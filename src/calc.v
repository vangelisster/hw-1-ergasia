==> flow/design.v <==
`timescale 1ns / 1ps
module ALU(
    output reg zero,
    output reg signed[31:0] result,
    output reg ovf,
    input wire signed[31:0] op1,
    input wire signed[31:0] op2,
    input wire[3:0] alu_op
);
parameter[3:0] ALUOP_AND = 4'b1000;
parameter[3:0] ALUOP_OR = 4'b1001;
parameter[3:0] ALUOP_NOR = 4'b1010;
parameter[3:0] ALUOP_NAND = 4'b1011;
parameter[3:0] ALUOP_XOR = 4'b1100;
parameter[3:0] ALUOP_ADD = 4'b0100;  
parameter[3:0] ALUOP_SUB = 4'b0101;  
parameter[3:0] ALUOP_MUL = 4'b0110;  
parameter[3:0] ALUOP_LRS = 4'b0000;  
parameter[3:0] ALUOP_LLS = 4'b0001;  
parameter[3:0] ALUOP_ARS = 4'b0010;  
parameter[3:0] ALUOP_ALS = 4'b0011;  
reg signed [63:0] extended_product;
reg [31:0] prod_low_MSB_ext; 
always @ (op1, op2, alu_op)
    begin
        case (alu_op)
            ALUOP_AND   : result = op1 & op2;
            ALUOP_OR    : result = op1 | op2;
            ALUOP_NOR   : result = ~(op1 | op2);
            ALUOP_NAND  : result = ~(op1 & op2);
            ALUOP_XOR   : result = op1 ^ op2;
            ALUOP_ADD   : begin 
                result = op1 + op2;
                ovf = (op1[31] == op2[31]) && (result[31] != op1[31]);
            end
            ALUOP_SUB   : begin 
                result = op1 + (~op2 + 1);  
                ovf = (op1[31] != op2[31]) && (result[31] != op1[31]);
            end
            ALUOP_MUL   : begin
                extended_product = op1 * op2;
                prod_low_MSB_ext = extended_product[31] ? {32{1'b1}} : {32{1'b0}};
                ovf = |(extended_product[63:32] ^ prod_low_MSB_ext);
                result = extended_product[31:0];
            end
            ALUOP_LLS   : begin
                result = op1 << op2[4:0];
                ovf = (op1[31] == result[31]) ? 0 : 1;
            end
            ALUOP_LRS   : begin
                result = op1 >> op2[4:0];
                ovf = (op1[31] == result[31]) ? 0 : 1;
            end
            ALUOP_ALS   : begin
                result = op1 <<< op2[4:0];
                ovf = (op1[31] == result[31]) ? 0 : 1;
            end
            ALUOP_ARS   : begin
                result = op1 >>> op2[4:0];
                ovf = 0;
            end
            default     : begin
                result = {32{1'b0}};
                zero = 1'b1;
                ovf = 0;
            end
        endcase
        zero = 0;
        if (result == {32{1'b0}})
            zero = 1;
    end
endmodule
`timescale 1ns / 1ps
module calc(
    input wire clk,
    input wire btnc,
    input wire btnac,
    input wire btnl,
    input wire btnr,
    input wire btnd,
    input wire[15:0] sw,
    output wire[15:0] led
);
wire zero_calc, ovf_calc;
wire[31:0] alu_result;
reg[15:0] accumulator;
wire[31:0] accumulator_extended;
wire[31:0] sw_extended;
wire[3:0] alu_op_calc;
alu_op_enc enc (
 .alu_op(alu_op_calc),
 .btnl_enc(btnl),
 .btnr_enc(btnr),
 .btnd_enc(btnd)
 );
 ALU alu (
 .zero(zero_calc), 
 .result(alu_result), 
 .ovf(ovf_calc),
 .op1(accumulator_extended),
 .op2(sw_extended),
 .alu_op(alu_op_calc)
 );
assign sw_extended = { {16{sw[15]}}, sw};
assign led = accumulator;
assign accumulator_extended = { {16{accumulator[15]}}, accumulator};
always @ (posedge clk)
    begin
        if (btnac == 1'b1)
            accumulator <= {16{1'b0}};
        else if (btnc == 1'b1)
            accumulator <= alu_result[15:0];
    end
endmodule
`timescale 1ns / 1ps
module alu_op_enc(
    output wire[3:0] alu_op,
    input wire btnl_enc,
    input wire btnr_enc,
    input wire btnd_enc
);
wire btnl_n, btnr_n, btnd_n; 
not N1 (btnl_n, btnl_enc);
not N2 (btnr_n, btnr_enc);
not N3 (btnd_n, btnd_enc);
wire m01, mo2, mo3;  
and A01 (mo1, btnl_enc, btnr_enc);
and A02 (mo2, btnl_n, btnd_enc);
and A03 (mo3, mo1, btnd_n);
or O01 (alu_op[0], mo2, mo3);
wire m11;
or O11 (m11, btnr_n, btnd_n);
and A11 (alu_op[1], m11, btnl_enc);
wire m21, m22, m22_n, m23;
and A21 (m21, btnl_n, btnr_enc);
xor XO21 (m22, btnr_enc, btnd_enc);
not N21 (m22_n, m22);
and A22 (m23, btnl_enc, m22_n);
or O21 (alu_op[2], m21, m23);
wire m31, m32;
and A31 (m31, btnl_enc, btnr_enc);
and A32 (m32, btnl_enc, btnd_enc);
or O31 (alu_op[3], m31, m32);
endmodule
==> Reports on calc <==
Tool output for the design above, in the order of the flow.
Lines are those of the file above, counted from 1.
Cell names lack the library's common part.
{ "design": {"top_module": "calc", "clock_port": "clk", "cell_library": "sky130hd", "lib_corner": "tt_025C_1v80"} }

==> Word level <==
Source: Yosys, flattened and elaborated, memories not mapped. Widths are those after wreduce; folded enables and synchronous resets count as part of the registers. Registers that Yosys merges into a memory's read port (data or address) are not register bits. Print and check cells do not count. Equal cells are merged and count once.
{ "classes": {"add_sub_neg": 3, "mul": 1, "div_mod_pow": 0, "n_cmp": 0, "n_eq": 11, "shift": 4, "muxes": 1, "n_logic": 22, "reduce_and_logical": 1} }
{ "ops": {"columns": ["cell", "n"], "rows": [
  ["16-bit by 16-bit multiplier with 16-bit output", 1],
  ["16-bit parallel mux with 12-bit select", 1],
  ["16-bit inverter", 3],
  ["16-bit adder", 2],
  ["16-bit by 5-bit right shift with 32-bit output", 1],
  ["4-bit equality test with constant B", 5],
  ["16-bit bitwise AND", 1],
  ["16-bit OR", 1],
  ["16-bit bitwise XOR", 1],
  ["16-bit by 2-bit adder with 16-bit output with constant B", 1],
  ["16-bit by 5-bit left shift with 16-bit output", 1],
  ["16-bit by 5-bit <<< shifter with 16-bit output", 1],
  ["16-bit by 5-bit >>> shifter with 16-bit output", 1],
  ["4-bit by 3-bit equality test with 1-bit output with constant B", 3],
  ["4-bit by 2-bit equality test with 1-bit output with constant B", 2],
  ["1-bit bitwise AND", 7],
  ["1-bit OR", 4],
  ["1-bit inverter", 4],
  ["4-bit by 1-bit equality test with 1-bit output with constant B", 1],
  ["4-bit logical NOT", 1],
  ["1-bit bitwise XOR", 1]
]} }
{ "bits": {"register_bits": 16, "latchBits": 0, "ram_bits": 0, "rom_bits": 0, "clocked_rd_ports_x_width": 0, "memories": 0, "input_bits": 22, "elab_cells": 44} }

==> Logic depth <==
Depth = most cells in a row (Yosys ltp): at word level without a register or memory, in the mapped netlist without a sequential cell, where the memories' decode and read muxes count.
{ "logic_depth": {"depth_word": 6, "abc_area": 0, "ltp_mapped": 25, "mapped_depth_nobuf": 23} }

==> After synthesis <==
Source: synth_stat.txt of the flow (Yosys; design flattened, memories mapped). It holds for the ABC_AREA given above (unset counts as 0); a run with the other value may have another netlist.
Totals and module areas in this step are rounded.
{ "types": {"columns": ["type", "n", "type_area_um2"], "rows": [
  ["fa_1", 80, 1.6E+03],
  ["ha_1", 112, 1.4E+03],
  ["inv_1", 166, 623.098],
  ["nand2_1", 136, 510.49],
  ["nor2_1", 126, 472.954],
  ["a21oi_1", 69, 345.331],
  ["dfxtp_1", 16, 320.307],
  ["mux4_2", 14, 315.302],
  ["xnor2_1", 34, 297.786],
  ["o21ai_0", 49, 245.235],
  ["a221oi_1", 24, 210.202],
  ["mux2i_1", 21, 210.202],
  ["a211oi_1", 20, 150.144],
  ["clkbuf_1", 33, 123.869],
  ["nor3_1", 20, 100.096],
  ["buf_2", 19, 95.091],
  ["xor2_1", 9, 78.826],
  ["a21o_1", 10, 75.072]
]} }
Other cell types: 65; their cells: 221.
{ "synth_totals": {"stdcells": 1179, "mapped_area_um2": 8900, "seqArea_um2": 320, "flip_flops": 16} }
The figures by module come from a second, unflattened synthesis with its own total; it is not the netlist above.
{ "unflattened": {"cells_unflattened": 5187, "area_unflattened_um2": 45000} }
Rows give one instance, submodules left out.
{ "modules": {"columns": ["module", "n_inst", "cells", "mod_area_um2"], "rows": [
  ["ALU", 1, 5128, 44000],
  ["calc", 1, 52, 580],
  ["alu_op_enc", 1, 7, 49]
]} }

==> Path before layout <==
Path of least setup slack by OpenSTA after synthesis, without wires, with an ideal clock, recovery checks aside; 20% of the period is set as input and as output delay. Where synthesis merged equal registers, the netlist keeps one of their names.
{ "synth_path": {"path_kind": "input -> register", "from": "input port sw[2]", "to": "register accumulator[13]", "period_ns": 12.0, "arrival_time_ns": 7.783, "required_ns": 11.905, "setup_slack_ns": 4.121, "path_delay_ns": 5.478, "stages": 22, "path_buffers": 4, "synth_period_reached_ns": 7.879} }
"path_delay_ns" = arrival - input delay + setup time.
"stages" counts driving pins, that of a launching flip-flop among them; a cell with two outputs on the path counts twice.
"synth_period_reached_ns" = period - worst setup slack (recovery checks aside). The figure is calculated, with input and output delays left at 20% of the set period.
Between the ends stands the longest chain of elaborated cells between them, by number of cells; it is not shown to be the way that was timed. Of several equally long chains one is given.
A line is the first line of the expression or statement that the cell stems from. Yosys adds cells for indexed reads and writes and turns some case tables into memories.
{ "synth_between": {"path_cell_list": "buf_2 -> buf_1 -> buf_2 -> buf_1 -> nand2_1 -> fa_1 -> fa_1 -> inv_1 -> ha_1 -> fa_1 -> fa_1 -> inv_1 -> fa_1 -> inv_1 -> ha_1 -> or3_1 -> o21ai_0 -> a211oi_1 -> o21ai_0 -> and3_1 -> o21ai_0 -> a221oi_1", "elab_chain_len": 4, "cells_between": 10, "cone_lines": 8, "cone_classes": "add/sub (3); mul (1); shift (4); mux (1); logic (1)"} }
{ "synth_rtl": {"columns": ["element", "line", "source"], "rows": [
  ["from (decl)", 81, "input wire[15:0] sw,"],
  ["16-bit inverter", 37, "result = op1 + (~op2 + 1);"],
  ["16-bit by 2-bit adder with 16-bit output", 37, null],
  ["16-bit adder", 37, null],
  ["16-bit parallel mux with 12-bit select", 26, "case (alu_op)"],
  ["to (assign)", 110, "accumulator <= {16{1'b0}};"],
  ["to (assign)", 112, "accumulator <= alu_result[15:0];"],
  ["to (decl)", 86, "reg[15:0] accumulator;"]
]} }

==> Worst path after layout <==
From the final timing report of flow run A: the path of least setup slack in the routed layout; clock arrival at registers is part of the times.
{ "layout_path": {"path_kind": "input -> register", "from": "input port sw[3]", "to": "register accumulator[14]", "period_ns": 7.4, "arrival_time_ns": 6.28, "required_ns": 7.59, "setup_slack_ns": 1.31, "stages": 20, "path_buffers": 3} }
Between the ends stands the longest chain of elaborated cells between them, by number of cells; it is not shown to be the way that was timed. Of several equally long chains one is given.
{ "layout_between": {"path_cell_list": "buf_12 -> buf_12 -> buf_6 -> nand2_4 -> fa_1 -> fa_1 -> inv_2 -> fa_1 -> fa_2 -> fa_1 -> inv_1 -> fa_1 -> inv_2 -> ha_4 -> or3_1 -> or3_1 -> o311a_1 -> xor2_1 -> nand2_1 -> a31oi_1", "elab_chain_len": 4, "cells_between": 10, "cone_lines": 8, "cone_classes": "add/sub (3); mul (1); shift (4); mux (1); logic (1)"} }
{ "layout_rtl": {"columns": ["element", "line", "source"], "rows": [
  ["from (decl)", 81, "input wire[15:0] sw,"],
  ["16-bit inverter", 37, "result = op1 + (~op2 + 1);"],
  ["16-bit by 2-bit adder with 16-bit output", 37, null],
  ["16-bit adder", 37, null],
  ["16-bit parallel mux with 12-bit select", 26, "case (alu_op)"],
  ["to (assign)", 110, "accumulator <= {16{1'b0}};"],
  ["to (assign)", 112, "accumulator <= alu_result[15:0];"],
  ["to (decl)", 86, "reg[15:0] accumulator;"]
]} }

Memo
Re: implementation data of calc

Measured results for calc: 2 stored runs of the Yosys and OpenROAD flow on sky130hd. The settings differ; the order carries no meaning. The constraints put input and output delay at 20% of the set period each and load the outputs with 0.01 pF.
"clock period reached": clock period set for the run, less the worst setup slack. It is reckoned from that one timing run; input and output delays stay at 20% of the period that was set.
By "time of the worst setup path" is meant the share of the clock period that the worst setup path is allowed (20% is reserved at inputs, 20% at outputs), minus its slack. Clock arrival times at its registers enter into it.
"total power after layout": no workload was simulated; the value follows from the tool's default switching activity.
The results are shown rounded.

==> flow run A: settings <==
{ "period_ns": 7.4, "SETUP_SLACK_MARGIN": 1.32, "CAP_MARGIN": 20, "CORE_MARGIN": 2, "CORE_UTILIZATION": 40, "SLEW_MARGIN": 20 }
==> flow run A: results <==
worst-case hold slack: 0.73 ns
total negative setup slack: 0.000 ns
time of the worst setup path: 4.61 ns
critical path type: input -> register
setup slack of the worst path: 1.3 ns
post-layout utilization: 46 %
total power after layout: 1000 µW
clock period reached: 6.090 ns
overall die area: 23000 um^2
standard-cell area after routing: 10000 um^2
synthesis area: 8900 um^2

==> flow run B: settings <==
{ "period_ns": 10.7, "CORE_UTILIZATION": 68, "SETUP_SLACK_MARGIN": 0.91, "PLACE_DENSITY": 0.77, "CORE_ASPECT_RATIO": 1.11, "CORE_MARGIN": 2, "CELL_PAD_IN_SITES_GLOBAL_PLACEMENT": 1, "CELL_PAD_IN_SITES_DETAIL_PLACEMENT": 1, "GPL_ROUTABILITY_DRIVEN": 1, "CTS_CLUSTER_SIZE": 33, "CTS_CLUSTER_DIAMETER": 122, "MIN_ROUTING_LAYER": "met1", "MAX_ROUTING_LAYER": "met5", "CAP_MARGIN": 20, "SLEW_MARGIN": 20 }
==> flow run B: results <==
stopped before the end: placement reported GPL-0301
